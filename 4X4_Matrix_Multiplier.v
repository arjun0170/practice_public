==> flow/design.v <==
module matrix_mult_simple_mem (
    input clk,
    input reset,
    input start,
    output reg done
);
    reg [7:0] mem_A [0:15];
    reg [7:0] mem_B [0:15];
    reg [15:0] mem_C [0:15];
    integer i, j, k;
    reg [15:0] sum;
    reg [3:0] addr_A, addr_B, addr_C;
    reg [1:0] state;
    parameter IDLE = 2'b00, CALC = 2'b01, DONE = 2'b10;
    always @(posedge clk or posedge reset) begin
        if (reset) begin
            state <= IDLE;
            done <= 0;
            i <= 0;
            j <= 0;
            k <= 0;
        end else begin
            case(state)
                IDLE: begin
                    done <= 0;
                    if (start) begin
                        mem_A[0]=1; mem_A[1]=2; mem_A[2]=3; mem_A[3]=4;
                        mem_A[4]=5; mem_A[5]=6; mem_A[6]=7; mem_A[7]=8;
                        mem_A[8]=9; mem_A[9]=10;mem_A[10]=11;mem_A[11]=12;
                        mem_A[12]=13;mem_A[13]=14;mem_A[14]=15;mem_A[15]=16;
                        mem_B[0]=1; mem_B[1]=0; mem_B[2]=0; mem_B[3]=0;
                        mem_B[4]=0; mem_B[5]=1; mem_B[6]=0; mem_B[7]=0;
                        mem_B[8]=0; mem_B[9]=0; mem_B[10]=1; mem_B[11]=0;
                        mem_B[12]=0; mem_B[13]=0; mem_B[14]=0; mem_B[15]=1;
                        i <= 0; j <= 0; k <= 0;
                        sum <= 0;
                        state <= CALC;
                    end
                end
                CALC: begin
                    if (i < 4) begin
                        if (j < 4) begin
                            if (k < 4) begin
                                addr_A = i*4 + k;
                                addr_B = k*4 + j;
                                sum = sum + mem_A[addr_A] * mem_B[addr_B];
                                k = k + 1;
                            end else begin
                                addr_C = i*4 + j;
                                mem_C[addr_C] = sum;
                                sum = 0;
                                k = 0;
                                j = j + 1;
                            end
                        end else begin
                            j = 0;
                            i = i + 1;
                        end
                    end else begin
                        state <= DONE;
                    end
                end
                DONE: begin
                    done <= 1;
                    state <= IDLE;
                end
            endcase
        end
    end
endmodule
### From RTL to reports: matrix_mult_simple_mem

The steps from the RTL of matrix_mult_simple_mem to its reports follow in flow order.
Line numbers count from 1 in the design file above.
Operators: Yosys type, input widths -> output width; for muxes data width and select width s.
Cell names lack the library's common part.
The mark -- stands for no value.

| design | value |
|---|---|
| top | matrix_mult_simple_mem |
| clock port | clk |
| cell library | sky130hd |
| library corner | tt_025C_1v80 |

### Elaborated design

Counts by Yosys on the flattened word-level netlist (proc, flatten, opt, wreduce). Print and check cells are left out. Cells with the same type and inputs are merged into one.

| cells by class | value |
|---|---|
| reductions and logical operators | 8 |
| muxes and demuxes | 16 |
| equality and inequality tests | 8 |
| add/subtract/negate cells | 3 |
| $lt $le $gt $ge | 3 |

Operators with widths:

| operator | count |
|---|---|
| $mux 32 | 9 |
| $pmux 32 s2 | 3 |
| $add 32x2->32 const B | 3 |
| $lt 32x4->1 const B | 3 |
| $reduce_and 4->1 | 3 |
| $ne 2x2->1 const B | 5 |
| $pmux 2 s3 | 1 |
| $reduce_bool 2->1 | 2 |
| $mux 2 | 2 |
| $ne 3x3->1 const B | 1 |
| $reduce_and 3->1 | 1 |
| $reduce_bool 3->1 | 1 |
| $eq 2x1->1 const B | 1 |
| $eq 2x2->1 const B | 1 |
| $logic_not 2->1 | 1 |
| $pmux 1 s2 | 1 |

| storage and ports | value |
|---|---|
| output and inout bits | 1 |
| input port bits | 3 |
| flip-flop bits (word level) | 99 |

### Depth

Yosys ltp: most cells in a row. Word level: on the elaborated netlist, between registers, memories and ports. Mapped: between sequential cells and ports; inverters and the memories' decode and read muxes count.

| logic depth | value |
|---|---|
| word-level depth | 5 |
| ABC_AREA | 0 |
| gate-level depth with buffers | 9 |

### Mapped cells and area

Yosys stat after the flow's synthesis: flattened, memories mapped to cells. It holds for the ABC_AREA given above (unset counts as 0); a run with the other value may have another netlist.

Cells by type:

| cell | count | total area (um^2) |
|---|---|---|
| dfrtp_1 | 99 | 2.48E+03 |
| xnor2_1 | 28 | 245.235 |
| nor4_1 | 38 | 237.728 |
| nand2_1 | 60 | 225.216 |
| nand4_1 | 33 | 206.448 |
| a21oi_1 | 38 | 190.182 |
| o21ai_0 | 38 | 190.182 |
| nor2_1 | 49 | 183.926 |
| nand3_1 | 34 | 170.163 |
| o31ai_1 | 17 | 127.622 |
| or4_1 | 16 | 120.115 |
| or3_1 | 19 | 118.864 |
| inv_1 | 24 | 90.086 |
| nor3_1 | 14 | 70.067 |
| a211oi_1 | 9 | 67.565 |
| a31oi_1 | 10 | 62.56 |
| o21a_1 | 8 | 60.058 |
| and3_1 | 9 | 56.304 |

Not listed: further types 39, cells in them 93.

| synthesis totals | value |
|---|---|
| chip area (Yosys) | 5601.6 um^2 |
| flip-flop cells | 100 |
| standard cells after synthesis | 636 |
| buffers | 25 |

### Worst setup path after synthesis

OpenSTA on the mapped netlist: ideal clock, no wires. The path of least setup slack (recovery checks aside). Input and output delay are each 20% of the period. Register names are those of the netlist, which keeps one name where synthesis merged equal registers.

| timing path post-synthesis | value |
|---|---|
| path kind | register to register |
| start point | reg i[6] |
| end point | reg k[12] |
| stages | 9 |
| slack | 0.428 ns |
| clock period | 2.73 ns |
| library setup time | 0.076 ns |
| path buffers | 1 |
| arrival time | 2.226 ns |
| delay of the path | 2.302 ns |
| data required time | 2.654 ns |
| synthesis period reached | 2.302 ns |

"delay of the path" is the arrival time less input delay plus setup time.
"stages" counts driving pins, that of a launching flip-flop among them; a cell with two outputs on the path counts twice.
"synthesis period reached" is the clock period less the worst setup slack; recovery checks do not enter. This is arithmetic on one report: input and output delays are still those of the set period (20% each).
The rows between start and end are the longest chain of elaborated cells between them; the timing report does not say that the signal goes this way. Where chains are equally long, one stands for them.
A line is the first line of the expression or statement that the cell stems from. Yosys adds cells for indexed reads and writes and turns some case tables into memories.
A register here has more assigning lines than the two given.

| on the way, post-synthesis | value |
|---|---|
| path through | dfrtp_1 -> nor4_1 -> nand4_1 -> o21ai_4 -> inv_2 -> or4_1 -> buf_2 -> or3_1 -> o21ai_1 |
| length of the longest elaborated chain | 3 |

Ends and longest elaborated chain, post-synthesis:

| item | line | text |
|---|---|---|
| from (decl) | 10 | `integer i, j, k;` |
| from (assign) | 19 | `i <= 0;` |
| from (assign) | 57 | `i = i + 1;` |
| $lt 32x4->1 | 41 | `if (i < 4) begin` |
| $mux 32 | 41 |  |
| $pmux 32 s2 | 23 | `case(state)` |
| to (assign) | 21 | `k <= 0;` |
| to (assign) | 47 | `k = k + 1;` |
| to (decl) | 10 |  |

### Path in the finished layout

From the final timing report of record 1: the path of least setup slack in the routed layout; clock arrival at registers is part of the times.

| timing path post-layout | value |
|---|---|
| path kind | register to register |
| start point | reg i[24] |
| end point | reg j[26] |
| slack | 0.01 ns |
| library setup time | 0.07 ns |
| data required time | 2.68 ns |
| arrival time | 2.67 ns |
| clock period | 2.4 ns |
| stages | 9 |
| path buffers | 2 |

The rows between start and end are the longest chain of elaborated cells between them; the timing report does not say that the signal goes this way. Where chains are equally long, one stands for them.
A register here has more assigning lines than the two given.

| on the way, post-layout | value |
|---|---|
| path through | dfrtp_1 -> nor4_4 -> nand4_1 -> o21ai_4 -> buf_6 -> nand4_1 -> buf_4 -> or4_1 -> a21oi_2 |
| length of the longest elaborated chain | 3 |

Ends and longest elaborated chain, post-layout:

| item | line | text |
|---|---|---|
| from (decl) | 10 | `integer i, j, k;` |
| from (assign) | 19 | `i <= 0;` |
| from (assign) | 57 | `i = i + 1;` |
| $lt 32x4->1 | 41 | `if (i < 4) begin` |
| $mux 32 | 41 |  |
| $pmux 32 s2 | 23 | `case(state)` |
| to (assign) | 20 | `j <= 0;` |
| to (assign) | 53 | `j = j + 1;` |
| to (decl) | 10 |  |

Subject: matrix_mult_simple_mem on sky130hd, stored results

Hello all,

Measured results for matrix_mult_simple_mem: 2 stored runs of the Yosys and OpenROAD flow on sky130hd. The settings differ; the order carries no meaning. The constraints put input and output delay at 20% of the set period each and load the outputs with 0.01 pF.
"clock period achieved" = clock period - worst setup slack. The figure is calculated, with input and output delays left at 20% of the set period.
"time used up by the worst setup path" is the time allowed to the run's worst setup path (the clock period less input and output delay, where it has them) less its slack. Clock arrival times count: a late capture clock shortens it, a late launch clock lengthens it.
By "total power after layout" is meant OpenSTA's value without simulated activity: inputs other than the clock are taken to toggle once in ten clock periods, and the tool carries that through the logic.
A setting shown as n/a is not set for that run.
A result given as n/a is not shown for that run.

| stored run | period_ns | SETUP_SLACK_MARGIN | CAP_MARGIN | CORE_MARGIN | CORE_UTILIZATION | SLEW_MARGIN | PLACE_DENSITY_LB_ADDON | CELL_PAD_IN_SITES_GLOBAL_PLACEMENT | CELL_PAD_IN_SITES_DETAIL_PLACEMENT | TNS_END_PERCENT | ABC_AREA | GPL_ROUTABILITY_DRIVEN | MIN_ROUTING_LAYER | MAX_ROUTING_LAYER | smallest setup slack (ns) | synthesis area (um^2) | clock period achieved (ns) | final setup TNS (ns) | die outline area (um^2) | total power after layout (mW) | time used up by the worst setup path (ns) | worst setup path type | post-route utilization (%) | standard-cell area after layout (um^2) | post-route worst hold slack (ns) |
|---|---|---|---|---|---|---|---|---|---|---|---|---|---|---|---|---|---|---|---|---|---|---|---|---|---|
| record 1 | 2.4 | 0.59 | 20 | 2 | 40 | 20 | n/a | n/a | n/a | n/a | n/a | n/a | n/a | n/a | 0.010 | 5601.6 | 2.390 | 0.000 | 14967.1 | 3.122 | 2.39 | register to register | 59.2 | 8156.6 | 0.463 |
| record 2 | 2.17 | n/a | 20 | 2 | 62 | 20 | 0.04 | 1 | 1 | 40 | 1 | 0 | met1 | met4 | n/a | n/a | n/a | n/a | n/a | n/a | n/a | n/a | n/a | n/a | n/a |

Record 2: unfinished; error FLW-0024 in placement

Thanks
